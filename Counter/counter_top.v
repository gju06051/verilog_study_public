==> flow/design.v <==
module Counter #(
    parameter   DWIDTH = 7         
)(
    input                   clk,
    input                   rst_n,
    input                   en,
    output  [DWIDTH-1:0]    cnt_o
);
    reg [DWIDTH-1:0] cnt;
    always @(posedge clk, negedge rst_n) begin
        if (!rst_n) begin
            cnt <= {(DWIDTH){1'b0}};        
        end else if (en) begin
            cnt <= cnt + 'd1;
        end
    end
    assign cnt_o = cnt;
endmodule
module Counter_Controller #(
    parameter   DWIDTH = 7
)(
    input                   clk,
    input                   rst_n,
    input                   start_i,
    input   [DWIDTH-1:0]    cnt_val_i,
    input   [DWIDTH-1:0]    cnt_i,
    output                  run_o,
    output                  done_o
);
    localparam  S_IDLE = 2'b00,
                S_RUN  = 2'b01,
                S_DONE = 2'b10;
    reg     [1:0]           state, state_n;
    reg     [DWIDTH-1:0]    cnt_val, cnt_val_n;
    reg                     run,
                            done;
    always @(posedge clk, negedge rst_n) begin
        if (!rst_n) begin
            state   <= S_IDLE;
            cnt_val <= {(DWIDTH){1'b0}};
        end else begin
            state   <= state_n;
            cnt_val <= cnt_val_n;
        end
    end
    always @(*) begin
        state_n     = state;
        cnt_val_n   = cnt_val;
        run         = 1'b0;
        done        = 1'b0;
        case (state)
            S_IDLE: begin
                if (start_i) begin
                    state_n     = S_RUN;
                    cnt_val_n   = cnt_val_i;
                end
            end
            S_RUN: begin
                run             = 1'b1;
                if (cnt_val-1 == cnt_i) begin
                    state_n     = S_DONE;
                end
            end
            S_DONE: begin
                done            = 1'b1;
                state_n         = S_IDLE;
            end
        endcase
    end
    assign run_o    = run;
    assign done_o   = done;
endmodule  
module Counter_top #(
    parameter   DWIDTH = 7
)(
    input                   clk,
    input                   rst_n,
    input                   start_i,
    input   [DWIDTH-1:0]    cnt_val_i,
    output  [DWIDTH-1:0]    cnt_o,
    output                  done_o
);
    wire [DWIDTH-1:0]   cnt_w;
    wire                en_w;
    Counter #(
        .DWIDTH     ( DWIDTH )
    )u_Counter(
        .clk        ( clk   ),
        .rst_n      ( rst_n ),
        .en         ( en_w  ),
        .cnt_o      ( cnt_w )
    );
    Counter_Controller #(
        .DWIDTH     ( DWIDTH )
    )u_Counter_Controller(
        .clk        ( clk       ),
        .rst_n      ( rst_n     ),
        .start_i    ( start_i   ),
        .cnt_val_i  ( cnt_val_i ),
        .cnt_i      ( cnt_w     ),
        .run_o      ( en_w      ),
        .done_o     ( done_o    )
    );
    assign cnt_o = cnt_w;
endmodule
Reports on Counter_top --
The steps from the RTL of Counter_top to its reports follow in flow order. Line numbers count from 1 in the design file above. Cell names lack the library's common part. Not given: -
Inputs: top Counter_top, clock clk, cell library sky130hd, corner tt_025C_1v80

Elaborated design --
Source: Yosys, flattened and elaborated, memories not mapped. Widths are those after wreduce. Registers that Yosys merges into a memory's read port (data or address) are not register bits. Print and check cells do not count. Equal cells are merged and count once.
Word-level totals: output and inout bits 8, clocked read ports x word width 0, memory bits (read-only) 0, latch bits 0, RAM bits 0, bits in registers 16, memory cells 0
Cells by class: shift operators 0, $add $sub $neg 2, bitwise gates (word level) 0, reductions and logical operators 4, $mul 0, $lt $le $gt $ge 0, multiplexer cells 5, divide/modulo/power cells 0, equal/unequal tests 5
Operator list (number):
- == test 32 x 7 -> 1 bit | 1
- subtractor 7 x 1 -> 8 bit (second input constant) | 1
- adder 7 x 1 -> 7 bit (second input constant) | 1
- case mux 2 bit (select 3 bit) | 1
- two-way mux 2 bit | 2
- AND reduction 3 bit | 1
- nonzero test 3 bit | 1
- == test 2 x 1 -> 1 bit (second input constant) | 1
- inequality test 2 x 1 -> 1 bit (second input constant) | 1
- == test 2 bit (second input constant) | 1
- inequality test 2 bit (second input constant) | 1
- zero test 2 bit | 1
- AND reduction 2 bit | 1
- two-way mux 1 bit | 2

Logic depth --
Yosys ltp: most cells in a row. Word level: on the elaborated netlist, between registers, memories and ports. Mapped: between sequential cells and ports; inverters and the memories' decode and read muxes count.
Logic depth: depth after elaboration 4, ABC_AREA 0, mapped depth 7, depth with buffers taken out 7

Mapped cells and area --
Source: synth_stat.txt of the flow (Yosys; design flattened, memories mapped). It holds for the ABC_AREA given above (unset counts as 0); a run with the other value may have another netlist. The area totals of this step are shown rounded.
Cells by type (number):
- dfrtp_1 | 16
- mux2_2 | 8
- xor2_1 | 8
- xnor2_1 | 7
- dfstp_2 | 1
- ha_1 | 2
- mux2i_1 | 2
- inv_1 | 5
- nand4_1 | 3
- nor3b_4 | 1
- nand2_1 | 4
- or3_1 | 2
- o21ai_0 | 2
- a311oi_1 | 1
- or3b_1 | 1
- a21o_1 | 1
- nand3b_1 | 1
- nor2_1 | 2
Not listed: further types 6, cells in them 6.
Synthesis totals: chip area (Yosys) 861 um^2, mapped cells 73, buffers 1, flip-flops 17, sequential area 427 um^2
By module: a second synthesis without flattening, with its own total; a netlist apart from the flattened one above.
Unflattened totals: cells (unflattened synthesis) 80, area total of the unflattened synthesis 898 um^2
Each row is one instance without its submodules.
Modules:
- Counter_Controller (DWIDTH=7) | area 616 um^2, instances 1, cells 58
- Counter (DWIDTH=7) | area 283 um^2, instances 1, cells 22
- Counter_top | area 0.0 um^2, instances 1, cells 0

Path before layout --
Path of least setup slack by OpenSTA after synthesis, without wires, with an ideal clock, recovery checks aside; 20% of the period is set as input and as output delay. Where synthesis merged equal registers, the netlist keeps one of their names.
Path post-synthesis: path type reg-to-reg, start point register u_Counter_Controller.cnt_val[0], end point register u_Counter_Controller.state, path delay 1.793 ns, setup time 0.139 ns, launch time at the first pin 0.000 ns, data required time 1.991 ns, arrival time 1.654 ns, path slack 0.337 ns, stages 8, clock period 2.13 ns, buffers on the path 0, synthesis period reached 1.793 ns
"path delay" = arrival - input delay + setup time. "stages" counts driving pins, that of a launching flip-flop among them; a cell with two outputs on the path counts twice. "synthesis period reached" = period - worst setup slack (recovery checks aside). The figure is calculated, with input and output delays left at 20% of the set period. Where an end lacks its bit number, it is one bit of the signal, or one of the new flip-flops if synthesis recoded a state register. Between the ends stands the longest chain of elaborated cells between them, by number of cells; it is not shown to be the way that was timed. Of several equally long chains one is given. Each line given opens the expression or statement behind the cell; cells for indexed reads and writes are added by Yosys, which also makes memories of some case tables.
Between the ends, post-synthesis: cells stage by stage dfrtp_1 inv_1 ha_1 nor3b_4 mux2i_1 or3b_1 a311oi_1 o21ai_0, cells in the longest elaborated chain 4, elaborated cells between the ends (all ways) 6, RTL lines with such cells 2, those cells by class add/sub: 1; eq/ne: 2; mux: 2; reduce/logical: 1
RTL lines, path post-synthesis:
- start: declaration | RTL line 34 | reg     [DWIDTH-1:0]    cnt_val, cnt_val_n;
- start: assignment | RTL line 40 | cnt_val <= {(DWIDTH){1'b0}};
- start: assignment | RTL line 43 | cnt_val <= cnt_val_n;
- subtractor 7 x 1 -> 8 bit | RTL line 60 | if (cnt_val-1 == cnt_i) begin
- == test 32 x 7 -> 1 bit | RTL line 60
- two-way mux 2 bit | RTL line 60
- case mux 2 bit (select 3 bit) | RTL line 51 | case (state)
- end: assignment | RTL line 39 | state   <= S_IDLE;
- end: assignment | RTL line 42 | state   <= state_n;
- end: declaration | RTL line 33 | reg     [1:0]           state, state_n;

Timing after layout --
Path of least setup slack in the final report of flow run 1 (OpenROAD, finished layout, wires in). Where an end is a register, its clock arrival counts in the times.
Path post-layout: path type reg-to-reg, start point register u_Counter_Controller.cnt_val[1], end point register u_Counter_Controller.state, clock period 1.49 ns, launch time at the first pin 0.28 ns, arrival time 1.98 ns, path slack -0.31 ns, buffers on the path 1, setup time 0.11 ns, data required time 1.67 ns, stages 9
Where an end lacks its bit number, it is one bit of the signal, or one of the new flip-flops if synthesis recoded a state register. Between the ends stands the longest chain of elaborated cells between them, by number of cells; it is not shown to be the way that was timed. Of several equally long chains one is given.
Between the ends, post-layout: cells stage by stage dfrtp_1 inv_1 ha_2 nor3b_4 buf_4 xor2_1 or3_1 a311oi_2 o21ai_1, cells in the longest elaborated chain 4, elaborated cells between the ends (all ways) 6, RTL lines with such cells 2, those cells by class add/sub: 1; eq/ne: 2; mux: 2; reduce/logical: 1
RTL lines, path post-layout:
- start: declaration | RTL line 34 | reg     [DWIDTH-1:0]    cnt_val, cnt_val_n;
- start: assignment | RTL line 40 | cnt_val <= {(DWIDTH){1'b0}};
- start: assignment | RTL line 43 | cnt_val <= cnt_val_n;
- subtractor 7 x 1 -> 8 bit | RTL line 60 | if (cnt_val-1 == cnt_i) begin
- == test 32 x 7 -> 1 bit | RTL line 60
- two-way mux 2 bit | RTL line 60
- case mux 2 bit (select 3 bit) | RTL line 51 | case (state)
- end: assignment | RTL line 39 | state   <= S_IDLE;
- end: assignment | RTL line 42 | state   <= state_n;
- end: declaration | RTL line 33 | reg     [1:0]           state, state_n;

Ticket comment

Below are 2 stored runs of the flow (Yosys, OpenROAD; platform sky130hd) on Counter_top, each with its settings and what was measured, unordered. Constraints: input delay and output delay 20% of the set period each, output load 0.01 pF.
By "achieved clock period" is meant the clock period of the run minus its worst setup slack. This is arithmetic on one report: input and output delays are still those of the set period (20% each).
"worst setup path time" means the part of the period allowed to the worst setup path (the constraints hold back 20% at inputs and 20% at outputs) less its slack; where the path has registers, the arrival times of their clocks count too.
By "power" is meant OpenSTA's value without simulated activity: inputs other than the clock are taken to toggle once in ten clock periods, and the tool carries that through the logic.
The results are shown rounded.
[flow run 1] settings: period_ns=1.49, CAP_MARGIN=20, CORE_MARGIN=2, CORE_UTILIZATION=40, SLEW_MARGIN=20
[flow run 1] result: chip area after synthesis (Yosys) 861 um^2, die area 2540 um^2, standard-cell area of the final layout 1220 um^2, utilization 0.609, worst setup slack after layout -0.314 ns, total negative slack -1.07 ns, power 0.747 mW, achieved clock period 1.804 ns, worst setup path time 1.80 ns, worst setup path kind reg-to-reg
[flow run 2] settings: period_ns=1.58, CORE_UTILIZATION=43, PLACE_DENSITY_LB_ADDON=0.09, TNS_END_PERCENT=45, CTS_CLUSTER_SIZE=80, SLEW_MARGIN=20, CAP_MARGIN=20, CORE_MARGIN=2
[flow run 2] result: chip area after synthesis (Yosys) 861 um^2, die area 2380 um^2, standard-cell area of the final layout 1180 um^2, utilization 0.613, worst setup slack after layout -0.224 ns, total negative slack -0.627 ns, power 0.695 mW, achieved clock period 1.804 ns, worst setup path time 1.80 ns, worst setup path kind reg-to-reg
