==> flow/design.v <==
module FIFO #(
    parameter DATA_WIDTH = 8,
    parameter FIFO_DEPTH = 8     
    )(
    input                       clk,
    input                       rst_n,
    input                       wren_i,
    input                       rden_i,
    input   [DATA_WIDTH-1:0]    wdata_i,
    output  [DATA_WIDTH-1:0]    rdata_o,
    output                      full_o,
    output                      empty_o
    );
    localparam FIFO_DEPTH_LG2 = $clog2(FIFO_DEPTH);
    reg [FIFO_DEPTH_LG2:0] wrptr;
    reg [FIFO_DEPTH_LG2:0] rdptr;
    always @(posedge clk, negedge rst_n) begin
        if (!rst_n) begin
            wrptr <= {(FIFO_DEPTH_LG2+1){1'b0}};
        end else if (wren_i) begin
            wrptr <= wrptr + 'd1;
        end
    end
    always @(posedge clk, negedge rst_n) begin
        if (!rst_n) begin
            rdptr <= {(FIFO_DEPTH_LG2+1){1'b0}};
        end else if (rden_i) begin
            rdptr <= rdptr + 'd1;
        end
    end
    reg [DATA_WIDTH-1:0] mem [0:FIFO_DEPTH-1];
    always @(posedge clk) begin
        if (wren_i) begin
            mem[wrptr[FIFO_DEPTH_LG2-1:0]] <= wdata_i;
        end
    end
    assign rdata_o = mem[rdptr[FIFO_DEPTH_LG2-1:0]];
    assign empty_o  =   (wrptr==rdptr);
    assign full_o   =   (wrptr[FIFO_DEPTH_LG2-1:0]==rdptr[FIFO_DEPTH_LG2-1:0]) & 
                        (wrptr[FIFO_DEPTH_LG2] != rdptr[FIFO_DEPTH_LG2]);
endmodule
=== Reports on FIFO ===
Tool output for the design above, in the order of the flow.
Lines are those of the file above, counted from 1.
Operators carry their Yosys type and port widths (W data, S select, Z words).
Library cell names are shortened.
The mark n/a stands for no value.

* Top: FIFO
* Clock input: clk
* Cell library: sky130hd
* Corner: tt_025C_1v80

=== Word-level counts ===
Source: Yosys, flattened and elaborated, memories not mapped. Widths are those after wreduce; folded enables and synchronous resets count as part of the registers. Registers that Yosys merges into a memory's read port (data or address) are not register bits. Print and check cells do not count. Equal cells are merged and count once.
Memory sizes are those after Yosys's memory passes, which may raise the word count (mostly to a power of two), join words into wider ones and drop unused or constant bits.

* Add/subtract/negate cells: 2
* Equal/unequal tests: 3
* Multiplexer cells: 3
* Bitwise logic cells: 1

{| class="wikitable"
|+ Operator list
! operator !! count
|-
| $add A4 B1 Y4 const B || 2
|-
| $mux W8 || 1
|-
| $eq A4 B4 Y1 || 1
|-
| $eq A3 B3 Y1 || 1
|-
| $mux W3 || 1
|-
| $ne A1 B1 Y1 || 1
|-
| $and A1 B1 Y1 || 1
|-
| $mux W1 || 1
|}

* Bits in registers: 8
* RAM bits: 64
* Memories: 1
* Output and inout bits: 10
* Word-level cells: 12

{| class="wikitable"
|+ Memory list
! memory !! depth !! bits a word !! rd ports !! write ports !! line !! text
|-
| mem || 8 || 8 || 1 || 1 || 31 || <nowiki>reg [DATA_WIDTH-1:0] mem [0:FIFO_DEPTH-1];</nowiki>
|}

=== Longest topological paths ===
Depth = most cells in a row (Yosys ltp): at word level without a register or memory, in the mapped netlist without a sequential cell, where the memories' decode and read muxes count.

* Depth after elaboration: 2
* ABC_AREA: 0
* Mapped depth: 4
* Mapped depth without buffers: 3

=== After synthesis ===
The flow's flattened synthesis, as Yosys stat reports it; memories are mapped. The netlist is that of the ABC_AREA named above (0 if unset); the other value can give another one.

{| class="wikitable"
|+ Cells by type
! cell !! count
|-
| edfxtp_1 || 64
|-
| mux4_1 || 9
|-
| dfrtp_1 || 8
|-
| mux4_2 || 7
|-
| mux2_4 || 7
|-
| xor2_1 || 6
|-
| xnor2_1 || 4
|-
| mux2_2 || 3
|-
| ha_1 || 2
|-
| buf_12 || 1
|-
| nand2b_1 || 3
|-
| nor2_1 || 5
|-
| buf_2 || 3
|-
| nand2_1 || 4
|-
| nand4_1 || 2
|-
| buf_6 || 1
|-
| nor3_1 || 2
|-
| nor4b_1 || 1
|}

Not listed: further types 3, cells in them 4.

* Cells in the netlist: 136
* Chip area (Yosys): 2,915.3 µm²
* Area of sequential cells: 2,122.0 µm²
* Flip-flop cells: 72
* Buffers: 7

=== Path before layout ===
Source: OpenSTA report_checks on the synthesized netlist (no wires, ideal clock, input and output delay 20% of the period each), path of least setup slack; recovery checks are left aside. Register names are those of the netlist, which keeps one name where synthesis merged equal registers.

* Path type: register to output
* Start point: register rdptr[0]
* End point: output port rdata_o[0]
* Clock period: 2.15 ns
* Output delay: 0.430 ns
* Launch time at the first pin: 0.000 ns
* Arrival time: 1.397 ns
* Required time: 1.720 ns
* Path slack: 0.323 ns
* Delay of the path: 1.397 ns
* Stages: 5
* Buffers on the path: 2
* Synthesis period reached: 1.827 ns

"delay of the path" = arrival - input delay + setup time.
At an output port there is no setup time.
"stages": output pins that drive a net of the path, with the launching flip-flop's if there is one; two outputs of one cell count as two.
"synthesis period reached" = period - worst setup slack (recovery checks aside). The figure is calculated, with input and output delays left at 20% of the set period.
Between the ends stands the longest chain of elaborated cells between them, by number of cells; it is not shown to be the way that was timed. Of several equally long chains one is given.
A line is the first line of the expression or statement that the cell stems from. Yosys adds cells for indexed reads and writes and turns some case tables into memories.
The chain passes a memory read, where the word-level depth is cut; so it can be longer than that depth.

* Cell sequence: dfrtp_1 -> buf_6 -> buf_12 -> mux4_2 -> mux2_4
* Length of the longest elaborated chain: 1
* Elaborated cells between the ends (all ways): 1
* RTL lines with such cells: 1

{| class="wikitable"
|+ RTL lines, path after synthesis
! element !! line !! text
|-
| start, declared || 16 || <nowiki>reg [FIFO_DEPTH_LG2:0] rdptr;</nowiki>
|-
| start, assigned || 26 || <nowiki>rdptr <= {(FIFO_DEPTH_LG2+1){1'b0}};</nowiki>
|-
| start, assigned || 28 || <nowiki>rdptr <= rdptr + 'd1;</nowiki>
|-
| $mem_v2 Z8 W8 || 31 || <nowiki>reg [DATA_WIDTH-1:0] mem [0:FIFO_DEPTH-1];</nowiki>
|-
| end, declared || 10 || <nowiki>output  [DATA_WIDTH-1:0]    rdata_o,</nowiki>
|}

=== Path in the finished layout ===
From the final timing report of record 1: the path of least setup slack in the routed layout; clock arrival at registers is part of the times.

* Path type: register to output
* Start point: register rdptr[0]
* End point: output port rdata_o[6]
* Clock period: 2.79 ns
* Output delay: 0.56 ns
* Launch time at the first pin: 0.33 ns
* Arrival time: 2.18 ns
* Required time: 2.23 ns
* Path slack: 0.05 ns
* Stages: 5
* Buffers on the path: 2

Between the ends stands the longest chain of elaborated cells between them, by number of cells; it is not shown to be the way that was timed. Of several equally long chains one is given.
The chain passes a memory read, where the word-level depth is cut; so it can be longer than that depth.

* Cell sequence: dfrtp_1 -> buf_8 -> mux4_1 -> mux2_4 -> clkdlybuf4s50_1
* Length of the longest elaborated chain: 1
* Elaborated cells between the ends (all ways): 1
* RTL lines with such cells: 1

{| class="wikitable"
|+ RTL lines, path post-layout
! element !! line !! text
|-
| start, declared || 16 || <nowiki>reg [FIFO_DEPTH_LG2:0] rdptr;</nowiki>
|-
| start, assigned || 26 || <nowiki>rdptr <= {(FIFO_DEPTH_LG2+1){1'b0}};</nowiki>
|-
| start, assigned || 28 || <nowiki>rdptr <= rdptr + 'd1;</nowiki>
|-
| $mem_v2 Z8 W8 || 31 || <nowiki>reg [DATA_WIDTH-1:0] mem [0:FIFO_DEPTH-1];</nowiki>
|-
| end, declared || 10 || <nowiki>output  [DATA_WIDTH-1:0]    rdata_o,</nowiki>
|}

Wiki page: FIFO / flow data

Top module FIFO; platform sky130hd; tools Yosys and OpenROAD; 2 stored runs in no particular order. Input and output delays are each 20% of the period that was set; the output load is 0.01 pF.
By "period achieved" is meant the clock period of the run minus its worst setup slack. This is arithmetic on one report: input and output delays are still those of the set period (20% each).
"critical path time" = time allowed to the worst setup path (clock period - input delay - output delay, where it has them) - its slack; a late launch clock adds to it, a late capture clock takes from it.
"total power after layout": no workload was simulated; the value follows from the tool's default switching activity.

=== Record 1 ===
{| class="wikitable"
! Setting !! Value
|-
| period_ns || 2.79
|-
| CORE_UTILIZATION || 53
|-
| PLACE_DENSITY || 0.6
|-
| CELL_PAD_IN_SITES_GLOBAL_PLACEMENT || 1
|-
| TNS_END_PERCENT || 60
|-
| ABC_AREA || 0
|-
| CTS_CLUSTER_SIZE || 81
|-
| MAX_ROUTING_LAYER || met5
|-
| CAP_MARGIN || 20
|-
| CORE_MARGIN || 2
|-
| SLEW_MARGIN || 20
|-
! Result !! Value
|-
| Smallest setup slack || 0.052 ns
|-
| Total negative slack on setup checks || 0.000 ns
|-
| Area of the standard cells in the finished layout || 3,539.6 µm²
|-
| Area inside the die boundary || 6,109.8 µm²
|-
| Total power after layout || 0.003663 W
|-
| Period achieved || 2.738 ns
|-
| Area of the synthesized netlist || 2,915.3 µm²
|-
| Critical path time || 2.18 ns
|-
| Class of the worst setup path || register to output
|}

=== Record 2 ===
{| class="wikitable"
! Setting !! Value
|-
| period_ns || 1.7
|-
| CORE_UTILIZATION || 32
|-
| SETUP_SLACK_MARGIN || 0.49
|-
| PLACE_DENSITY_LB_ADDON || 0.28
|-
| CORE_ASPECT_RATIO || 0.85
|-
| TNS_END_PERCENT || 20
|-
| ABC_AREA || 1
|-
| GPL_TIMING_DRIVEN || 0
|-
| GPL_ROUTABILITY_DRIVEN || 1
|-
| CTS_CLUSTER_SIZE || 46
|-
| CTS_CLUSTER_DIAMETER || 37
|-
| CAP_MARGIN || 20
|-
| CORE_MARGIN || 2
|-
| SLEW_MARGIN || 20
|-
! Result !! Value
|-
| Smallest setup slack || -0.280 ns
|-
| Total negative slack on setup checks || -2.154 ns
|-
| Area of the standard cells in the finished layout || 4,605.7 µm²
|-
| Area inside the die boundary || 11,040.0 µm²
|-
| Total power after layout || 0.008269 W
|-
| Period achieved || 1.980 ns
|-
| Area of the synthesized netlist || 3,268.1 µm²
|-
| Critical path time || 1.64 ns
|-
| Class of the worst setup path || register to output
|}
